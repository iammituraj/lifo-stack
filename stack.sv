==> flow/design.v <==
module stack #(
   parameter  DPT   = 4  ,          
   parameter  DW    = 32 ,          
   localparam PTRW  = $clog2(DPT)   
)(
   input  logic           clk         ,   
   input  logic           aresetn     ,   
   input  logic           i_push_en   ,   
   input  logic [DW-1:0]  i_push_data ,   
   output logic           o_full      ,   
   input  logic           i_pop_en    ,   
   output logic [DW-1:0]  o_pop_data  ,   
   output logic           o_empty         
);
logic [DW-1:0]   stack_arr [DPT];   
logic [PTRW:0]   top_ptr_ff;        
logic [PTRW-1:0] top_ptr_m1;        
logic [PTRW-1:0] wr_ptr;            
logic            push_en, pop_en;   
logic            exc_push_en, exc_pop_en;   
always_ff @(posedge clk or negedge aresetn) begin
   if (!aresetn) begin
      top_ptr_ff <= '0 ;
   end  
   else begin
      if      (exc_push_en) top_ptr_ff <= top_ptr_ff + 1 ;   
      else if (exc_pop_en)  top_ptr_ff <= top_ptr_ff - 1 ;   
   end
end
always_ff @(posedge clk) begin
   if (push_en) stack_arr[wr_ptr] <= i_push_data ;  
end
assign wr_ptr = pop_en? top_ptr_m1 : top_ptr_ff[PTRW-1:0];   
assign top_ptr_m1 = top_ptr_ff-1 ;
assign o_pop_data = stack_arr[top_ptr_m1]  ;
assign push_en     = i_push_en & ~o_full  ;   
assign pop_en      = i_pop_en  & ~o_empty ;   
assign exc_push_en =  push_en  & !pop_en  ;
assign exc_pop_en  = !push_en  &  pop_en  ; 
generate
if (2**PTRW == DPT)   
   assign o_full  = (top_ptr_ff[PTRW] == 1'b1);
else
   assign o_full  = (top_ptr_ff == DPT);
endgenerate
assign o_empty = (top_ptr_ff == 0);
endmodule
* Step by step through the tools: stack
What the tools print for stack, step after step.
Lines are those of the file above, counted from 1.
A cell with -- has no value.
- Top module :: stack
- Clock :: clk
- Standard-cell library :: sky130hd
- Corner :: tt_025C_1v80

* Word-level counts
Source: Yosys, flattened and elaborated, memories not mapped. Widths are those after wreduce. Registers that Yosys merges into a memory's read port (data or address) are not register bits. Print and check cells do not count. Equal cells are merged and count once.
Yosys's memory passes give these memory sizes; they may raise the number of words (mostly to a power of two), join words into wider ones and drop unused or constant bits.
- Multiplexer cells :: 6
- Bitwise gates (word level) :: 6
- Multiply operators :: 0
- Divide/modulo/power cells :: 0
- Order comparisons :: 0
- Equality and inequality tests :: 0
- Add/subtract/negate cells :: 2
- Shift operators :: 0
- Reductions and logical operators :: 4
** Operators by type and width (number)
- two-way mux 32 bit :: 1
- two-way mux 3 bit :: 2
- bitwise AND 1 bit :: 4
- two-way mux 2 bit :: 2
- adder 3 x 1 -> 3 bit (second input constant) :: 1
- subtractor 3 x 1 -> 3 bit (second input constant) :: 1
- logical NOT 3 bit :: 1
- NOT 1 bit :: 2
- logical NOT 1 bit :: 2
- nonzero test 2 bit :: 1
- two-way mux 1 bit :: 1
- Latch bits :: 0
- Output and inout bits :: 34
- Bits in registers :: 3
- Bits in read-only memories :: 0
- Memories kept :: 1
- RAM bits :: 128
- Input bits :: 36
- Word-level cells :: 20
- Word width x clocked read ports :: 0
** Memories
- stack_arr :: depth 4, bits a word 32, rd ports 1, wr ports 1, line 15 : logic [DW-1:0]   stack_arr [DPT];

* Logic depth
Longest topological path by Yosys (ltp), each cell counted once; first at word level (registers and memories cut), then after technology mapping (sequential cells cut; the memories' decode and read muxes count).
- Word-level depth :: 6
- ABC_AREA :: 0
- Gate-level depth with buffers :: 10
- Mapped depth without buffers :: 8

* Netlist
Yosys stat after the flow's synthesis: flattened, memories mapped to cells. It holds for the ABC_AREA given above (unset counts as 0); a run with the other value may have another netlist.
- Flip-flop cells :: 131
- Synthesis area :: 0.0049135 mm^2
- Standard cells after synthesis :: 201
- Buffer cells :: 8
- Sequential part of the area :: 0.0039188 mm^2
** Cells by type
- sky130_fd_sc_hd__edfxtp_1 :: number 128, total area 3.84E+03 um^2
- sky130_fd_sc_hd__mux4_2 :: number 32, total area 720.691 um^2
- sky130_fd_sc_hd__dfrtp_1 :: number 3, total area 75.072 um^2
- sky130_fd_sc_hd__ha_1 :: number 4, total area 50.048 um^2
- sky130_fd_sc_hd__buf_6 :: number 4, total area 45.043 um^2
- sky130_fd_sc_hd__xnor2_1 :: number 3, total area 26.275 um^2
- sky130_fd_sc_hd__buf_2 :: number 4, total area 20.019 um^2
- sky130_fd_sc_hd__xor2_1 :: number 2, total area 17.517 um^2
- sky130_fd_sc_hd__a211oi_1 :: number 2, total area 15.014 um^2
- sky130_fd_sc_hd__nand2b_1 :: number 2, total area 12.512 um^2
- sky130_fd_sc_hd__nor4_1 :: number 2, total area 12.512 um^2
- sky130_fd_sc_hd__inv_1 :: number 3, total area 11.261 um^2
- sky130_fd_sc_hd__mux2i_1 :: number 1, total area 10.01 um^2
- sky130_fd_sc_hd__o21ai_0 :: number 2, total area 10.01 um^2
- sky130_fd_sc_hd__nand2b_2 :: number 1, total area 8.758 um^2
- sky130_fd_sc_hd__inv_2 :: number 2, total area 7.507 um^2
- sky130_fd_sc_hd__nand2_1 :: number 2, total area 7.507 um^2
- sky130_fd_sc_hd__or3_1 :: number 1, total area 6.256 um^2
Other cell types: 3; their cells: 3.

* Path before layout
Source: OpenSTA report_checks on the synthesized netlist (no wires, ideal clock, input and output delay 20% of the period each), path of least setup slack; recovery checks are left aside. Register names are those of the netlist, which keeps one name where synthesis merged equal registers.
- Path kind :: register to register
- Start point :: register top_ptr_ff[0]
- End point :: memory stack_arr[0][0]
- Setup time :: 501 ps
- Setup slack :: -178 ps
- Period :: 4690 ps
- Buffers on the path :: 3
- Delay of the path :: 4867 ps
- Required time :: 4189 ps
- Time at the first pin :: 0 ps
- Data arrival time :: 4366 ps
- Stages on the path :: 8
- Period reached after synthesis :: 4868 ps
"delay of the path" is the arrival time less input delay plus setup time.
"stages on the path" counts driving pins, that of a launching flip-flop among them; a cell with two outputs on the path counts twice.
"period reached after synthesis" = period - worst setup slack (recovery checks aside). The figure is calculated, with input and output delays left at 20% of the set period.
Between the ends stands the longest chain of elaborated cells between them, by number of cells; it is not shown to be the way that was timed. Of several equally long chains one is given.
Each line given opens the expression or statement behind the cell; cells for indexed reads and writes are added by Yosys, which also makes memories of some case tables.
At most two assigning lines are given for a register; there are more.
- Cell sequence :: sky130_fd_sc_hd__dfrtp_1 > sky130_fd_sc_hd__buf_6 > sky130_fd_sc_hd__buf_6 > sky130_fd_sc_hd__inv_2 > sky130_fd_sc_hd__ha_1 > sky130_fd_sc_hd__buf_2 > sky130_fd_sc_hd__nor3_1 > sky130_fd_sc_hd__nor4_1
- Cells in the longest elaborated chain :: 5
- Elaborated cells on any way between the ends :: 6
- Those cells by class :: 1 x add/sub; 2 x mux; 2 x logic; 1 x reduce/logical
** Ends and longest elaborated chain, after synthesis
- start, declared :: line 16 : logic [PTRW:0]   top_ptr_ff;
- start, assigned :: line 26 : if      (exc_push_en) top_ptr_ff <= top_ptr_ff + 1 ;
- start, assigned :: line 27 : else if (exc_pop_en)  top_ptr_ff <= top_ptr_ff - 1 ;
- logical NOT 3 bit :: line 46 : assign o_empty = (top_ptr_ff == 0);
- NOT 1 bit :: line 37 : assign pop_en      = i_pop_en  & ~o_empty ;
- bitwise AND 1 bit :: line 37
- two-way mux 2 bit :: line 33 : assign wr_ptr = pop_en? top_ptr_m1 : top_ptr_ff[PTRW-1:0];
- two-way mux 2 bit :: line 31 : if (push_en) stack_arr[wr_ptr] <= i_push_data ;
- end, declared :: line 15 : logic [DW-1:0]   stack_arr [DPT];

* Timing after layout
Path of least setup slack in the final report of record 1 (OpenROAD, finished layout, wires in). Where an end is a register, its clock arrival counts in the times.
The report prints the path's times to 10 ps; the period is as set.
- Path kind :: register to output
- Start point :: register top_ptr_ff[1]
- End point :: output port o_pop_data[10]
- Buffers on the path :: 1
- Output delay :: 1120 ps
- Setup slack :: 1640 ps
- Period :: 5580 ps
- Stages on the path :: 5
- Data arrival time :: 2830 ps
- Required time :: 4460 ps
- Time at the first pin :: 400 ps
Between the ends stands the longest chain of elaborated cells between them, by number of cells; it is not shown to be the way that was timed. Of several equally long chains one is given.
A memory read counts as a cell of the chain, while the word-level depth stops at memories.
At most two assigning lines are given for a register; there are more.
- Cell sequence :: sky130_fd_sc_hd__dfrtp_1 > sky130_fd_sc_hd__inv_1 > sky130_fd_sc_hd__ha_2 > sky130_fd_sc_hd__mux4_2 > sky130_fd_sc_hd__clkdlybuf4s50_1
- Cells in the longest elaborated chain :: 2
- Elaborated cells on any way between the ends :: 2
- Those cells by class :: 1 x add/sub; 1 x memory
** Ends and longest elaborated chain, post-layout
- start, declared :: line 16 : logic [PTRW:0]   top_ptr_ff;
- start, assigned :: line 26 : if      (exc_push_en) top_ptr_ff <= top_ptr_ff + 1 ;
- start, assigned :: line 27 : else if (exc_pop_en)  top_ptr_ff <= top_ptr_ff - 1 ;
- subtractor 3 x 1 -> 3 bit :: line 34 : assign top_ptr_m1 = top_ptr_ff-1 ;
- memory read (4 x 32 bit) :: line 15 : logic [DW-1:0]   stack_arr [DPT];
- end, declared :: line 12 : output logic [DW-1:0]  o_pop_data  ,

==> results <==
Measured data: module stack, platform sky130hd, 2 stored runs of the flow under differing settings, order arbitrary. Input and output delays are each 20% of the period that was set; the output load is 0.01 pF.
"reached clock period" means the clock period less the worst setup slack. The figure is calculated, with input and output delays left at 20% of the set period.
"allowed time less slack (worst setup path)" = time allowed to the worst setup path (clock period - input delay - output delay, where it has them) - its slack; a late launch clock adds to it, a late capture clock takes from it.
"total power of the final layout" rests on the timing tool's default activity at the inputs, not on a simulated workload.
"allowed time less slack (worst setup path)" is known to 10 ps.

** Record 1
- Settings :: period_ns=5.58; SETUP_SLACK_MARGIN=-0.39; CAP_MARGIN=20; CORE_MARGIN=2; CORE_UTILIZATION=40; SLEW_MARGIN=20
- Chip area after synthesis (Yosys) :: 0.0049135 mm^2
- Full die area :: 0.0131859 mm^2
- Standard-cell area after layout :: 0.0064412 mm^2
- Final utilization :: 53.6%
- Worst setup slack after layout :: 1,637 ps
- Total power of the final layout :: 3,934 µW
- Reached clock period :: 3,943 ps
- Allowed time less slack (worst setup path) :: 2,830 ps
- Worst path kind :: register to output

** Record 2
- Settings :: period_ns=3.15; CORE_UTILIZATION=31; SETUP_SLACK_MARGIN=-0.09; PLACE_DENSITY=0.93; CORE_MARGIN=6; CELL_PAD_IN_SITES_DETAIL_PLACEMENT=1; TNS_END_PERCENT=60; GPL_TIMING_DRIVEN=1; CTS_CLUSTER_DIAMETER=175; SLEW_MARGIN=40; MAX_ROUTING_LAYER=met4; CAP_MARGIN=20
- Chip area after synthesis (Yosys) :: 0.0049135 mm^2
- Full die area :: 0.019015 mm^2
- Standard-cell area after layout :: 0.0065288 mm^2
- Final utilization :: 42.6%
- Worst setup slack after layout :: 149 ps
- Total power of the final layout :: 6,946 µW
- Reached clock period :: 3,001 ps
- Allowed time less slack (worst setup path) :: 2,370 ps
- Worst path kind :: register to output
